==> flow/design.v <==
module adc_dac 
   (
    input wire clk, reset,
    input wire [31:0] dac_data_in,
    output wire [31:0] adc_data_out,
    output wire  m_clk, b_clk, dac_lr_clk, adc_lr_clk,
    output wire dacdat,
    input wire adcdat,
    output wire load_done_tick
   );
   localparam M_DVSR = 2;
   localparam B_DVSR = 3;
   localparam LR_DVSR = 5;
   reg [M_DVSR-1:0] m_reg;
   wire [M_DVSR-1:0] m_next; 
   reg [B_DVSR-1:0] b_reg;
   wire [B_DVSR-1:0] b_next; 
   reg [LR_DVSR-1:0] lr_reg;
   wire [LR_DVSR-1:0] lr_next; 
   reg [31:0] dac_buf_reg, adc_buf_reg;
   wire [31:0] dac_buf_next, adc_buf_next; 
   reg lr_delayed_reg, b_delayed_reg;
   wire m_12_5m_tick, load_tick, b_neg_tick, b_pos_tick;
   always @(posedge clk, posedge reset)
   if (reset)
      begin
         m_reg <= 0;
         b_reg <= 0;
         lr_reg <= 0;
         dac_buf_reg <= 0;
         adc_buf_reg <= 0;
         b_delayed_reg <= 1'b0;
         lr_delayed_reg <= 1'b0;
      end   
   else
      begin
         m_reg <= m_next;
         b_reg <= b_next;
         lr_reg <= lr_next;
         dac_buf_reg <= dac_buf_next;
         adc_buf_reg <= adc_buf_next;
         b_delayed_reg <= b_reg[B_DVSR-1];
         lr_delayed_reg <= lr_reg[LR_DVSR-1];
      end
   assign m_next = m_reg + 1;   
   assign m_clk = m_reg[M_DVSR-1];
   assign m_12_5m_tick = (m_reg==0) ? 1'b1 : 1'b0;
   assign b_next = m_12_5m_tick ? b_reg + 1 : b_reg;   
   assign b_clk = b_reg[B_DVSR-1];
   assign b_neg_tick = b_delayed_reg & ~b_reg[B_DVSR-1];
   assign b_pos_tick = ~b_delayed_reg & b_reg[B_DVSR-1];
   assign lr_next = b_neg_tick ? lr_reg + 1 : lr_reg;  
   assign dac_lr_clk = lr_reg[LR_DVSR-1];
   assign adc_lr_clk = lr_reg[LR_DVSR-1];
   assign load_tick = ~lr_delayed_reg & lr_reg[LR_DVSR-1];
   assign load_done_tick = load_tick;
   assign dac_buf_next = load_tick  ? dac_data_in :
                         b_neg_tick ? {dac_buf_reg[30:0], 1'b0} :
                                      dac_buf_reg;
   assign dacdat = dac_buf_reg[31];
   assign adc_buf_next = b_pos_tick ? {adc_buf_reg[30:0], adcdat} :
                                      adc_buf_reg;
   assign adc_data_out = adc_buf_reg;  
endmodule
# Step by step through the tools: adc_dac
# What the tools print for adc_dac, step after step.
# Lines are those of the file above, counted from 1.
# Cell names lack the library's common part.
# Not given: -
[inputs]
design = "adc_dac"
clock = "clk"
lib = "sky130hd"
pvt_corner = "tt_025C_1v80"

# Elaborated design
# Source: Yosys, flattened and elaborated, memories not mapped. Widths are those after wreduce. Registers that Yosys merges into a memory's read port (data or address) are not register bits. Print and check cells do not count. Equal cells are merged and count once.
[word_totals]
regBits = 76
input_bits = 35
output_inout_bits = 38
word_cells = 21
[op_classes]
n_addsub = 3
muxes = 3
bitwise = 6
reduce_logical = 2
[op_table]
columns = ["op", "n"]
rows = [
  ["32-bit 2-to-1 mux", 2],
  ["5-bit by 1-bit adder with 5-bit output with constant B", 1],
  ["1-bit AND", 3],
  ["1-bit inverter", 3],
  ["3-bit by 1-bit adder with 3-bit output with constant B", 1],
  ["2-bit by 1-bit adder with 2-bit output with constant B", 1],
  ["2-bit zero test", 1],
  ["2-bit nonzero test", 1],
  ["1-bit 2-to-1 mux", 1],
]

# Depth
# Yosys ltp: most cells in a row. Word level: on the elaborated netlist, between registers, memories and ports. Mapped: between sequential cells and ports; inverters and the memories' decode and read muxes count.
[depth]
word_depth = 4
ABC_AREA = 0
depth_mapped = 5
depth_no_buf = 4

# Synthesis result
# Source: synth_stat.txt of the flow (Yosys; design flattened, memories mapped). It holds for the ABC_AREA given above (unset counts as 0); a run with the other value may have another netlist.
[by_type]
columns = ["cell_type", "n", "area_total_um2"]
rows = [
  ["dfrtp_1", 76, 1.9E+03],
  ["mux2_4", 30, 450.432],
  ["mux2i_1", 31, 310.298],
  ["o21ai_1", 31, 155.149],
  ["nand2_1", 33, 123.869],
  ["buf_12", 3, 60.058],
  ["buf_6", 5, 56.304],
  ["mux2_2", 4, 45.043],
  ["nand4_4", 2, 42.541],
  ["ha_1", 3, 37.536],
  ["xnor2_2", 2, 32.531],
  ["buf_2", 4, 20.019],
  ["xnor2_1", 2, 17.517],
  ["xor2_1", 2, 17.517],
  ["buf_4", 2, 15.014],
  ["inv_1", 3, 11.261],
  ["a22o_1", 1, 8.758],
  ["nor2b_2", 1, 8.758],
]
# Not listed: further types 5, cells in them 5.
[mapped]
cell_count = 240
yosys_area_um2 = 3340.7
seqArea_um2 = 1901.8
ff_cells = 76
buffers = 16

# Path before layout
# Source: OpenSTA report_checks on the synthesized netlist (no wires, ideal clock, input and output delay 20% of the period each), path of least setup slack; recovery checks are left aside. Register names are those of the netlist, which keeps one name where synthesis merged equal registers.
[synth_timing]
path_type = "register to register"
startpoint = "register b_reg[2]"
endpoint = "register lr_reg[4]"
period_ns = 1.44
setup_ns = 0.127
launch_ns = 0.000
arrival_time_ns = 1.138
required_time_ns = 1.313
setup_slack_ns = 0.175
delay_ns = 1.265
path_stages = 6
n_path_buf = 2
synth_period_reached_ns = 1.265
# "delay_ns" = arrival - input delay + setup time.
# "path_stages": output pins that drive a net of the path, with the launching flip-flop's if there is one; two outputs of one cell count as two.
# "synth_period_reached_ns" is the clock period less the worst setup slack; recovery checks do not enter. This is arithmetic on one report: input and output delays are still those of the set period (20% each).
# Between the ends stands the longest chain of elaborated cells between them, by number of cells; it is not shown to be the way that was timed. Of several equally long chains one is given.
# Each line given opens the expression or statement behind the cell; cells for indexed reads and writes are added by Yosys, which also makes memories of some case tables.
[synth_via]
path_cell_list = "dfrtp_1 -> nor2b_2 -> buf_6 -> buf_12 -> nand4_4 -> xnor2_2"
elab_chain_cells = 2
cone_cells = 2
cone_lines = 1
cone_classes = "2 x logic"
[synth_rtl]
columns = ["item", "line", "rtl"]
rows = [
  ["start, declared", 16, "reg [B_DVSR-1:0] b_reg;"],
  ["start, assigned", 28, "b_reg <= 0;"],
  ["start, assigned", 38, "b_reg <= b_next;"],
  ["1-bit inverter", 50, "assign b_neg_tick = b_delayed_reg & ~b_reg[B_DVSR-1];"],
  ["1-bit AND", 50, ""],
  ["end, assigned", 29, "lr_reg <= 0;"],
  ["end, assigned", 39, "lr_reg <= lr_next;"],
  ["end, declared", 18, "reg [LR_DVSR-1:0] lr_reg;"],
]

# Path in the finished layout
# Path of least setup slack in the final report of flow run 1 (OpenROAD, finished layout, wires in). Where an end is a register, its clock arrival counts in the times.
[layout_timing]
path_type = "register to output"
startpoint = "register lr_reg[4]"
endpoint = "output port load_done_tick"
period_ns = 1.4
out_delay_ns = 0.28
launch_ns = 0.34
arrival_time_ns = 1.17
required_time_ns = 1.12
setup_slack_ns = -0.05
path_stages = 4
n_path_buf = 2
# Between the ends stands the longest chain of elaborated cells between them, by number of cells; it is not shown to be the way that was timed. Of several equally long chains one is given.
[layout_via]
path_cell_list = "dfrtp_1 -> buf_6 -> and2b_2 -> buf_6"
elab_chain_cells = 1
cone_cells = 1
cone_lines = 1
cone_classes = "1 x logic"
[layout_rtl]
columns = ["item", "line", "rtl"]
rows = [
  ["start, declared", 18, "reg [LR_DVSR-1:0] lr_reg;"],
  ["start, assigned", 29, "lr_reg <= 0;"],
  ["start, assigned", 39, "lr_reg <= lr_next;"],
  ["1-bit AND", 55, "assign load_tick = ~lr_delayed_reg & lr_reg[LR_DVSR-1];"],
  ["end, declared", 9, "output wire load_done_tick"],
]

# Below are 2 stored runs of the flow (Yosys, OpenROAD; platform sky130hd) on adc_dac, each with its settings and what was measured, unordered. Constraints: input delay and output delay 20% of the set period each, output load 0.01 pF.
# "critical_path_time_ns" = time allowed to the worst setup path (clock period - input delay - output delay, where it has them) - its slack; a late launch clock adds to it, a late capture clock takes from it.
# "design_power_uw": no workload was simulated; the value follows from the tool's default switching activity.

[[run]]
name = "flow run 1"
[run.settings]
period_ns = 1.4
CORE_UTILIZATION = 38
SETUP_SLACK_MARGIN = 0.15
CORE_MARGIN = 5
TNS_END_PERCENT = 65
GPL_ROUTABILITY_DRIVEN = 1
CAP_MARGIN = 20
MAX_ROUTING_LAYER = "met4"
SLEW_MARGIN = 20
[run.results]
final_util_frac = 0.552
die_footprint_um2 = 10766.1
timing.setup.tns_ns = -0.409
design_power_uw = 4384
worstSetupSlack_ns = -0.049
critical_path_time_ns = 1.17
timing.worst_path_kind = "register to output"
yosys_chip_area_um2 = 3340.7
layout_stdcell_area_um2 = 4767.1

[[run]]
name = "flow run 2"
[run.settings]
period_ns = 1.42
SETUP_SLACK_MARGIN = 0.06
CAP_MARGIN = 20
CORE_MARGIN = 2
CORE_UTILIZATION = 40
SLEW_MARGIN = 20
[run.results]
final_util_frac = 0.554
die_footprint_um2 = 9098.3
timing.setup.tns_ns = 0.000
design_power_uw = 3852
worstSetupSlack_ns = 0.060
critical_path_time_ns = 1.08
timing.worst_path_kind = "register to output"
yosys_chip_area_um2 = 3340.7
layout_stdcell_area_um2 = 4526.8
